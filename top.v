==> flow/design.v <==
module csr #(
    parameter NUM_CH = 4,
    parameter VOL_WIDTH = (8*2*NUM_CH),
    parameter ADDR_OFFSET_VOLS = 8'h00
)(
    input clk,
    input rst,
    output [(VOL_WIDTH-1):0] vol,
    input [6:0] wb_adr_i,
    input [7:0] wb_dat_i,
    output [7:0] wb_dat_o,
    input wb_we_i,
    input wb_stb_i,
    output wb_ack_o,
    input wb_cyc_i);
reg [(VOL_WIDTH-1):0] vol_ff;
assign vol = vol_ff;
reg wb_ack_ff;
assign wb_ack_o = wb_ack_ff;
reg [7:0] wb_dat_ff;
assign wb_dat_o = wb_dat_ff;
integer i;
always @(posedge clk) begin
    wb_ack_ff <= 0;
    wb_dat_ff <= 8'h00;
    if(rst) begin
        vol_ff <= {(VOL_WIDTH){1'b0}};
    end else if(wb_stb_i & wb_cyc_i) begin
        wb_ack_ff <= 1;
        for(i = 0; i < (VOL_WIDTH/8); i = i + 1) begin
            if(wb_we_i) begin
                if(wb_adr_i == ADDR_OFFSET_VOLS + i)
                    vol_ff[i*8 +:8] <= wb_dat_i;
            end else begin
                if(wb_adr_i == ADDR_OFFSET_VOLS + i)
                    wb_dat_ff <= vol_ff[i*8 +:8];
            end
        end
    end
end
endmodule
`timescale 1ns / 1ps
module serial(
    output reg tx,
    output reg [7:0] dat_r,
    output ready,
    input clk,
    input rst,
    input rx,
    input [7:0] dat_t,
    input txe,
    input ready_rst
    );
parameter CLK_FREQ = 50_000_000;
parameter BAUD = 9600;
parameter CLK_MUL = CLK_FREQ / (BAUD * 16);
parameter CLK_MUL_WIDTH = 15;  
reg [(CLK_MUL_WIDTH-1):0] baudcounter;
wire baudtick16 = (baudcounter == (CLK_MUL-1));
always @(posedge clk)
    if(rst | baudtick16)
        baudcounter <= 0;
    else
        baudcounter <= baudcounter + 1;
reg [3:0] baudcounter2;
wire baudtick = baudtick16 & (baudcounter2 == 4'h0);
always @(posedge clk)
    if(rst)
        baudcounter2 <= 0;
    else if(baudtick16)
        baudcounter2 <= baudcounter2 + 1;
reg [7:0] dat_t_ff;
reg [3:0] tx_state;
always @(posedge clk)
    if(rst)
        tx_state <= 4'h0;
    else if(txe) begin
        tx_state <= 4'h1;
        dat_t_ff <= dat_t;
    end else if(baudtick)
        if(tx_state == 11)
            tx_state <= 4'h0;
        else if(tx_state != 0)
            tx_state <= tx_state + 1;
always @(tx_state[3:0] or dat_t_ff[7:0])
    casex(tx_state[3:0])
        0: tx <= 1'b1;  
        1: tx <= 1'b1;  
        2: tx <= 1'b0;  
        3: tx <= dat_t_ff[0];
        4: tx <= dat_t_ff[1];
        5: tx <= dat_t_ff[2];
        6: tx <= dat_t_ff[3];
        7: tx <= dat_t_ff[4];
        8: tx <= dat_t_ff[5];
        9: tx <= dat_t_ff[6];
        10: tx <= dat_t_ff[7];
        11: tx <= 1'b1;  
        default: tx <= 1'b1;
    endcase
reg rx_active;
reg [7:0] rx_counter;
reg ready_ff;
assign ready = ready_ff & ~ready_rst;
always @(posedge clk) begin
    if(ready_rst)
        ready_ff <= 0;
    if(rst) begin
        rx_active <= 0;
        rx_counter <= 8'h00;
        dat_r <= 8'h0;
        ready_ff <= 0;
    end else if(!rx_active) begin
        if(rx == 1'b0) begin
            rx_active <= 1;
            rx_counter <= 8'h00;
            ready_ff <= 0;
        end
    end else if(baudtick16) begin
        rx_counter <= rx_counter + 1;
        if(rx_counter[3:0] == 4'h8) begin
            case(rx_counter[7:4])
                0: begin
                    if(rx == 1'b1)
                        rx_active <= 0;
                end
                9: begin
                    rx_active <= 0;
                end
                default: begin
                    dat_r <= {rx, dat_r[7:1]};
                    if(rx_counter[7:4] == 8)
                        ready_ff <= 1;
                end 
            endcase
        end
    end
end
endmodule
`timescale 1ns / 1ps
module serial_wb_if(
    input clk,
    input rst,
    output serial_tx,
    input serial_rx,
    output [6:0] wb_adr_o,
    input [7:0] wb_dat_i,
    output [7:0] wb_dat_o,
    output wb_we_o,
    output wb_stb_o,
    input wb_ack_i,
    output wb_cyc_o
    );
reg [7:0] dat_t_ff;
reg txe_ff;
reg ready_rst_ff;
wire [7:0] dat_r;
wire ready;
serial serial(
    .tx(serial_tx),
    .dat_r(dat_r),
    .ready(ready),
    .clk(clk),
    .rst(rst),
    .rx(serial_rx),
    .dat_t(dat_t_ff),
    .txe(txe_ff),
    .ready_rst(ready_rst_ff)
);
reg [6:0] addr_ff;
assign wb_adr_o = addr_ff;
reg [7:0] data_ff;
assign wb_dat_o = data_ff;
reg wb_we_ff;
assign wb_we_o = wb_we_ff;
reg wb_stb_ff;
assign wb_stb_o = wb_stb_ff;
reg wb_cyc_ff;
assign wb_cyc_o = wb_cyc_ff;
parameter ST_IDLE = 2'h0;
parameter ST_READ_WAIT = 2'h1;
parameter ST_GET_DATA = 2'h2;
parameter ST_WRITE_WAIT = 2'h3;
wire write_cmd = dat_r[7];
reg [1:0] state;
always @(posedge clk) begin
    dat_t_ff <= 8'h00;
    txe_ff <= 0;
    ready_rst_ff <= 0; 
    wb_we_ff <= 0;
    wb_stb_ff <= 0;
    if(rst) begin
        state <= ST_IDLE;
        wb_cyc_ff <= 0;
    end else begin
        case(state)
            ST_IDLE: begin
                if(ready) begin
                    ready_rst_ff <= 1;
                    addr_ff <= dat_r[6:0];
                    if(write_cmd) begin
                        state <= ST_GET_DATA;
                    end else begin
                        state <= ST_READ_WAIT;
                        wb_stb_ff <= 1;
                        wb_cyc_ff <= 1;
                    end
                end
            end
            ST_READ_WAIT: begin
                if(wb_ack_i) begin
                    dat_t_ff <= wb_dat_i;
                    txe_ff <= 1;
                    wb_cyc_ff <= 0;
                    state <= ST_IDLE;
                end
            end
            ST_GET_DATA: begin
                if(ready) begin
                    ready_rst_ff <= 1;
                    data_ff <= dat_r;
                    wb_we_ff <= 1;
                    wb_stb_ff <= 1;
                    wb_cyc_ff <= 1;
                    state <= ST_WRITE_WAIT;
                end
            end
            ST_WRITE_WAIT: begin
                if(wb_ack_i) begin
                    dat_t_ff <= data_ff;
                    txe_ff <= 1;
                    wb_cyc_ff <= 0;
                    state <= ST_IDLE;
                end
            end
        endcase
    end
end
endmodule
`timescale 1ns / 1ps
module top(
    input clk,
    input rst,
    output tx,
    input rx,
    output led,
    output led2
    );
assign led = ~tx;
assign led2 = ~rx;
wire [6:0] wb_adr;
wire [7:0] wb_dat_ms;
wire [7:0] wb_dat_sm;
wire wb_we;
wire wb_stb;
wire wb_ack;
wire wb_cyc;
serial_wb_if uut(
    .clk(clk), 
    .rst(rst),
    .serial_rx(rx),
    .serial_tx(tx),
    .wb_adr_o(wb_adr),
    .wb_dat_i(wb_dat_sm),
    .wb_dat_o(wb_dat_ms),
    .wb_we_o(wb_we),
    .wb_stb_o(wb_stb),
    .wb_ack_i(wb_ack),
    .wb_cyc_o(wb_cyc));
csr csr(
    .clk(clk),
    .rst(rst),
    .wb_adr_i(wb_adr),
    .wb_dat_i(wb_dat_ms),
    .wb_dat_o(wb_dat_sm),
    .wb_we_i(wb_we),
    .wb_stb_i(wb_stb),
    .wb_ack_o(wb_ack),
    .wb_cyc_i(wb_cyc));
endmodule
== Tool chain data of top ==
Tool output for the design above, in the order of the flow.
Line numbers count from 1 in the design file above.
Operators: Yosys type, input widths -> output width; for muxes data width and select width s.
Library cell names are shortened.
The mark - stands for no value.

* Design top: top
* Clock port: clk
* Standard-cell library: sky130hd
* Library corner: tt_025C_1v80

== Word-level counts ==
Yosys after proc, flatten, opt, wreduce and memory -nomap, before mapping. Memory bits, and registers merged into a memory's read port (data or address), are not among the register bits. Print and check cells are not counted. Equal cells are merged and count once.

* Word-level cells: 164
* Bits of input ports: 3
* Register bits after elaboration: 152

* Equal/unequal tests: 30
* Bitwise operators: 13
* Mux-type cells: 55
* Add/sub/neg operators: 4
* Reduce/logical cells: 34

{| class="wikitable"
|+ Operator list
! kind !! number
|-
| $mux 8 || 21
|-
| $reduce_and 3->1 || 10
|-
| $eq 4x4->1 const B || 7
|-
| $eq 7x3->1 const B || 4
|-
| $mux 1 || 22
|-
| $reduce_or 2->1 || 8
|-
| $eq 4x3->1 const B || 4
|-
| $pmux 8 s2 || 1
|-
| $add 15x1->15 const B || 1
|-
| $eq 15x9->1 const B || 1
|-
| $eq 7x2->1 const B || 2
|-
| $not 1->1 || 9
|-
| $pmux 1 s9 || 1
|-
| $reduce_and 2->1 || 4
|-
| $add 4x1->4 const B || 2
|-
| $eq 4x2->1 const B || 2
|-
| $logic_not 4->1 || 2
|-
| $reduce_and 4->1 || 2
|-
| $reduce_bool 4->1 || 2
|-
| $add 8x1->8 const B || 1
|-
| $mux 4 || 2
|-
| $mux 2 || 4
|-
| $eq 7x1->1 const B || 1
|-
| $logic_not 7->1 || 1
|-
| $ne 2x1->1 const B || 3
|-
| $ne 2x2->1 const B || 3
|-
| $pmux 2 s3 || 1
|-
| $reduce_and 5->1 || 1
|}

Not listed: further kinds 9, cells in them 14.

== Depth ==
Longest topological path by Yosys (ltp), each cell counted once; first at word level (registers and memories cut), then after technology mapping (sequential cells cut; the memories' decode and read muxes count).

* Word-level depth: 17
* ABC_AREA: 0
* Mapped depth: 8
* Depth with buffers taken out: 6

== Mapped cells and area ==
The flow's flattened synthesis, as Yosys stat reports it; memories are mapped. The netlist is that of the ABC_AREA named above (0 if unset); the other value can give another one.

* Mapped flip-flops: 154
* Cells in the netlist: 656
* Buffer cells: 44
* Chip area (Yosys): 0.0066076 mm²

{| class="wikitable"
|+ Cells by type
! cell type !! number !! area in all (µm²)
|-
| dfxtp_1 || 131 || 2.62E+03
|-
| mux2i_1 || 77 || 770.739
|-
| edfxtp_1 || 23 || 690.662
|-
| nor2_1 || 105 || 394.128
|-
| mux4_2 || 7 || 157.651
|-
| nand2_1 || 36 || 135.13
|-
| ha_1 || 10 || 125.12
|-
| clkbuf_1 || 32 || 120.115
|-
| a21oi_1 || 22 || 110.106
|-
| nand2b_1 || 15 || 93.84
|-
| nand4_1 || 12 || 75.072
|-
| xnor2_1 || 8 || 70.067
|-
| mux2_2 || 6 || 67.565
|-
| o21ai_0 || 13 || 65.062
|-
| inv_1 || 17 || 63.811
|-
| a22oi_1 || 8 || 60.058
|-
| nand3_1 || 12 || 60.058
|-
| a22o_1 || 6 || 52.55
|}

Other cell types: 40; their cells: 116.
The figures by module come from a second, unflattened synthesis with its own total; it is not the netlist above.

* Cells (unflattened synthesis): 690
* Area (unflattened synthesis): 0.0069617 mm²

Each row is one instance without its submodules.

{| class="wikitable"
|+ Modules
! module !! cells !! times used !! area (mm²) !! seq. area (mm²)
|-
| csr || 347 || 1 || 0.0034571 || 0.0014614
|-
| serial || 258 || 1 || 0.0024423 || 0.001061
|-
| serial_wb_if || 83 || 1 || 0.0010548 || 0.0007908
|-
| top || 2 || 1 || 0.0000075 || 0
|}

== Path before layout ==
OpenSTA on the mapped netlist: ideal clock, no wires. The path of least setup slack (recovery checks aside). Input and output delay are each 20% of the period. Register names are those of the netlist, which keeps one name where synthesis merged equal registers.

* Path type: register to output
* From: reg uut.serial.tx_state[0]
* To: out tx
* Clock period: 4660 ps
* Time at the first pin: 0 ps
* Setup slack: 1980 ps
* Path buffers: 0
* Path delay: 1748 ps
* Stages on the path: 7
* Data arrival time: 1748 ps
* Required time: 3728 ps
* Period reached after synthesis: 2680 ps

"path delay" is the arrival time less input delay plus setup time.
At an output port there is no setup time.
"stages on the path": output pins that drive a net of the path, with the launching flip-flop's if there is one; two outputs of one cell count as two.
"period reached after synthesis" = period - worst setup slack (recovery checks aside). The figure is calculated, with input and output delays left at 20% of the set period.
Between the ends stands the longest chain of elaborated cells between them, by number of cells; it is not shown to be the way that was timed. Of several equally long chains one is given.
A line is the first line of the expression or statement that the cell stems from. Yosys adds cells for indexed reads and writes and turns some case tables into memories.
A register here has more assigning lines than the two given.

* Path through: dfxtp_1 inv_1 ha_1 a22o_1 a221oi_1 nor3b_1 or4_1
* Cells in the longest elaborated chain: 2

{| class="wikitable"
|+ RTL lines, path after synthesis
! element !! RTL line !! text
|-
| start, declared || 73 || <nowiki>reg [3:0] tx_state;</nowiki>
|-
| start, assigned || 76 || <nowiki>tx_state <= 4'h0;</nowiki>
|-
| start, assigned || 84 || <nowiki>tx_state <= tx_state + 1;</nowiki>
|-
| $eq 4x4->1 || 86 || <nowiki>casex(tx_state[3:0])</nowiki>
|-
| $pmux 1 s9 || 86 ||
|-
| end, declared || 244 || <nowiki>output tx,</nowiki>
|}

== Worst path after layout ==
Path of least setup slack in the final report of record 2 (OpenROAD, finished layout, wires in). Where an end is a register, its clock arrival counts in the times.
The path's times are printed in steps of 10 ps; the period is the one set.

* Path type: register to output
* From: reg uut.serial.tx_state[0]
* To: out tx
* Clock period: 4430 ps
* Setup slack: 1320 ps
* Stages on the path: 8
* Time at the first pin: 420 ps
* Required time: 3540 ps
* Path buffers: 1
* Data arrival time: 2230 ps

Between the ends stands the longest chain of elaborated cells between them, by number of cells; it is not shown to be the way that was timed. Of several equally long chains one is given.
A register here has more assigning lines than the two given.

* Path through: dfxtp_4 inv_1 ha_2 a22o_1 a221oi_1 nor3b_1 or4_1 clkbuf_2
* Cells in the longest elaborated chain: 2

{| class="wikitable"
|+ RTL lines, path post-layout
! element !! RTL line !! text
|-
| start, declared || 73 || <nowiki>reg [3:0] tx_state;</nowiki>
|-
| start, assigned || 76 || <nowiki>tx_state <= 4'h0;</nowiki>
|-
| start, assigned || 84 || <nowiki>tx_state <= tx_state + 1;</nowiki>
|-
| $eq 4x4->1 || 86 || <nowiki>casex(tx_state[3:0])</nowiki>
|-
| $pmux 1 s9 || 86 ||
|-
| end, declared || 244 || <nowiki>output tx,</nowiki>
|}

# Flow runs of top

Design top on sky130hd. What follows are 2 stored runs of the flow, each under its own settings; their order means nothing. The constraints put input and output delay at 20% of the set period each and load the outputs with 0.01 pF.
"achieved clock period" is the run's clock period less its worst setup slack. It is reckoned from that one timing run; input and output delays stay at 20% of the period that was set.
By "worst setup path time" is meant the share of the clock period that the worst setup path is allowed (20% is reserved at inputs, 20% at outputs), minus its slack. Clock arrival times at its registers enter into it.
"power": no workload was simulated; the value follows from the tool's default switching activity.
"worst setup path time" is known to 10 ps.

Record 1
==> flow/run.sh <==
#!/bin/bash
# the make line also repeats the synthesis and layout settings of config.mk as NAME=value (left out here)
make -C /OpenROAD-flow-scripts/flow DESIGN_CONFIG=/design/flow/config.mk WORK_HOME=/design/flow/orfs CLKGATE_MAP_FILE= finish
==> flow/config.mk <==
export PLATFORM = sky130hd
export DESIGN_NAME = top
export DESIGN_NICKNAME = top
export VERILOG_FILES = /design/flow/design.v
export SDC_FILE = /design/flow/constraint.sdc
export NUM_CORES = 4
export LEC_CHECK = 0
export CAP_MARGIN = 20
export CELL_PAD_IN_SITES_DETAIL_PLACEMENT = 0
export CELL_PAD_IN_SITES_GLOBAL_PLACEMENT = 2
export CORE_ASPECT_RATIO = 0.93
export CORE_MARGIN = 2
export CORE_UTILIZATION = 71
export CTS_CLUSTER_DIAMETER = 118
export GPL_ROUTABILITY_DRIVEN = 1
export GPL_TIMING_DRIVEN = 0
export MAX_ROUTING_LAYER = met5
export PLACE_DENSITY_LB_ADDON = 0.08
export SETUP_SLACK_MARGIN = 0.54
export SLEW_MARGIN = 20
==> flow/constraint.sdc <==
create_clock -name core_clock -period 3.81 [get_ports {clk}]
set_input_delay 0.7620 -clock core_clock [delete_from_list [all_inputs] [get_ports {clk}]]
set_output_delay 0.7620 -clock core_clock [all_outputs]
set_load 0.01 [all_outputs]

==> results of record 1 <==
did not finish, placement stopped with FLW-0024

Record 2
==> flow/run.sh <==
#!/bin/bash
# the make line also repeats the synthesis and layout settings of config.mk as NAME=value (left out here)
make -C /OpenROAD-flow-scripts/flow DESIGN_CONFIG=/design/flow/config.mk WORK_HOME=/design/flow/orfs CLKGATE_MAP_FILE= finish
==> flow/config.mk <==
export PLATFORM = sky130hd
export DESIGN_NAME = top
export DESIGN_NICKNAME = top
export VERILOG_FILES = /design/flow/design.v
export SDC_FILE = /design/flow/constraint.sdc
export NUM_CORES = 4
export LEC_CHECK = 0
export CAP_MARGIN = 35
export CORE_MARGIN = 4
export CORE_UTILIZATION = 50
export CTS_CLUSTER_DIAMETER = 127
export CTS_CLUSTER_SIZE = 28
export GPL_ROUTABILITY_DRIVEN = 0
export GPL_TIMING_DRIVEN = 1
export PLACE_DENSITY_LB_ADDON = 0.14
export SETUP_SLACK_MARGIN = 1.1
export SLEW_MARGIN = 30
==> flow/constraint.sdc <==
create_clock -name core_clock -period 4.43 [get_ports {clk}]
set_input_delay 0.8860 -clock core_clock [delete_from_list [all_inputs] [get_ports {clk}]]
set_output_delay 0.8860 -clock core_clock [all_outputs]
set_load 0.01 [all_outputs]

==> results of record 2 <==
chip area after synthesis (Yosys): 0.0066076 mm²
die area: 0.0151179 mm²
standard-cell area of the final layout: 0.0073308 mm²
utilization: 0.574
worst setup slack after layout: 1318 ps
worst hold slack: 402 ps
power: 2879 µW
achieved clock period: 3112 ps
worst setup path time: 2230 ps
worst setup path kind: register to output
