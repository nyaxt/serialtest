==> flow/design.v <==
`timescale 1ns / 1ps
`timescale 1ns / 1ps
module yes(
	output [7:0] data,
	output txe,
	input clk,
	input btn
);
assign data = 8'h59;
reg [20:0] counter;
initial counter = 21'd0;
always @(posedge clk)
	counter <= counter + 1;
assign txe = (counter == 21'b0) & btn;
endmodule
-- From RTL to reports: yes
Tool output for the design above, in the order of the flow.
Line numbers count from 1 in the design file above.
Cell names lack the library's common part.
Not given: --
- top: yes
- clock input: clk
- cell library: sky130hd
- library corner: tt_025C_1v80

-- Elaborated design
Counts by Yosys on the flattened word-level netlist (proc, flatten, opt, wreduce; memories kept). Register bits leave out memories and registers merged into their read ports (data or address); mux counts leave out enables and synchronous resets folded into registers. Print and check cells are left out. Cells with the same type and inputs are merged into one.
- noted output and inout port bits: 9
- cells after elaboration at 4
- noted register bits: 21
- noted input bits: 2
- bitwise operators: 1
- $add $sub $neg at 1
- noted reduce/logical cells: 1
- operators with widths (cell ; count):
    21-bit by 1-bit adder with 21-bit output (second input constant) ; 1
    21-bit zero test ; 1
    1-bit bitwise AND ; 1

-- Logic depth
Yosys ltp: most cells in a row. Word level: on the elaborated netlist, between registers, memories and ports. Mapped: between sequential cells and ports; inverters and the memories' decode and read muxes count.
- depth after elaboration at 2
- ABC_AREA at 0
- gate-level depth with buffers at 5
- noted gate-level depth less buffers: 5

-- Netlist
The flow's flattened synthesis, as Yosys stat reports it; memories are mapped. The netlist is that of the ABC_AREA named above (0 if unset); the other value can give another one.
- flip-flops: 21
- buffers at 8
- mapped cells: 97
- synthesis area: 935.9 um^2
- sequential part of the area: 420.4 um^2
- cells by type (cell ; count ; total area (um^2)):
    dfxtp_1 ; 21 ; 420.403
    xnor2_1 ; 12 ; 105.101
    xor2_1 ; 7 ; 61.309
    buf_4 ; 8 ; 60.058
    nand3_1 ; 7 ; 35.034
    nand2_1 ; 9 ; 33.782
    nor2_1 ; 8 ; 30.029
    ha_1 ; 2 ; 25.024
    nand4_1 ; 4 ; 25.024
    nor4_4 ; 1 ; 21.27
    nand3_2 ; 2 ; 20.019
    nor4b_1 ; 2 ; 17.517
    nor3_1 ; 3 ; 15.014
    and3_1 ; 2 ; 12.512
    nand4_2 ; 1 ; 12.512
    nor4_1 ; 2 ; 12.512
    inv_1 ; 3 ; 11.261
    nor3_2 ; 1 ; 10.01
    conb_1 ; 2 ; 7.507

-- Path before layout
Source: OpenSTA report_checks on the synthesized netlist (no wires, ideal clock, input and output delay 20% of the period each), path of least setup slack; recovery checks are left aside. Register names are those of the netlist, which keeps one name where synthesis merged equal registers.
- path type: reg-to-reg
- start: register counter[0]
- end: register counter[16]
- data required time at 1.790 ns
- stages on the path at 6
- path delay at 1.375 ns
- arrival time: 1.255 ns
- library setup time: 0.120 ns
- noted buffers on the path: 0
- slack: 0.535 ns
- noted launch time at the first pin: 0.000 ns
- noted period: 1.91 ns
- noted synthesis period reached: 1.375 ns
"path delay" is the arrival time less input delay plus setup time.
"stages on the path" counts driving pins, that of a launching flip-flop among them; a cell with two outputs on the path counts twice.
"synthesis period reached" = period - worst setup slack (recovery checks aside). The figure is calculated, with input and output delays left at 20% of the set period.
The rows between start and end are the longest chain of elaborated cells between them; the timing report does not say that the signal goes this way. Where chains are equally long, one stands for them.
Each line given opens the expression or statement behind the cell; cells for indexed reads and writes are added by Yosys, which also makes memories of some case tables.
- cells stage by stage: dfxtp_1 ha_1 nand4_2 nor3_2 nand3_1 xnor2_1
- length of the longest elaborated chain at 1
- noted elaborated cells between the ends (all ways): 1
- source lines of those cells: 1
- classes of those cells: add/sub (1)
- RTL lines, path after synthesis (element ; RTL line ; RTL):
    from (decl) ; 10 ; reg [20:0] counter;
    from (assign) ; 13 ; counter <= counter + 1;
    21-bit by 1-bit adder with 21-bit output ; 13 ;
    to (assign) ; 13 ;
    to (decl) ; 10 ;

Wiki page: yes / flow data

Module yes, platform sky130hd: 2 stored runs of the flow (Yosys, OpenROAD) with differing settings, in no particular order. Input and output delays are each 20% of the period that was set; the output load is 0.01 pF.

Job 1
Settings were period_ns = 1.25; CORE_UTILIZATION = 69; PLACE_DENSITY = 0.58; CORE_MARGIN = 7; CELL_PAD_IN_SITES_DETAIL_PLACEMENT = 1; ABC_AREA = 0; GPL_TIMING_DRIVEN = 1; CAP_MARGIN = 25; SLEW_MARGIN = 0; MIN_ROUTING_LAYER = met1
- incomplete, placement halted on DPL-0033

Job 2
Settings were period_ns = 1.37; CORE_UTILIZATION = 61; SETUP_SLACK_MARGIN = -0.13; PLACE_DENSITY = 0.8; CORE_MARGIN = 3; CELL_PAD_IN_SITES_GLOBAL_PLACEMENT = 1; CTS_CLUSTER_DIAMETER = 169; MIN_ROUTING_LAYER = met2; MAX_ROUTING_LAYER = met5; CAP_MARGIN = 20; SLEW_MARGIN = 20
- incomplete, routing halted on DPL-0038
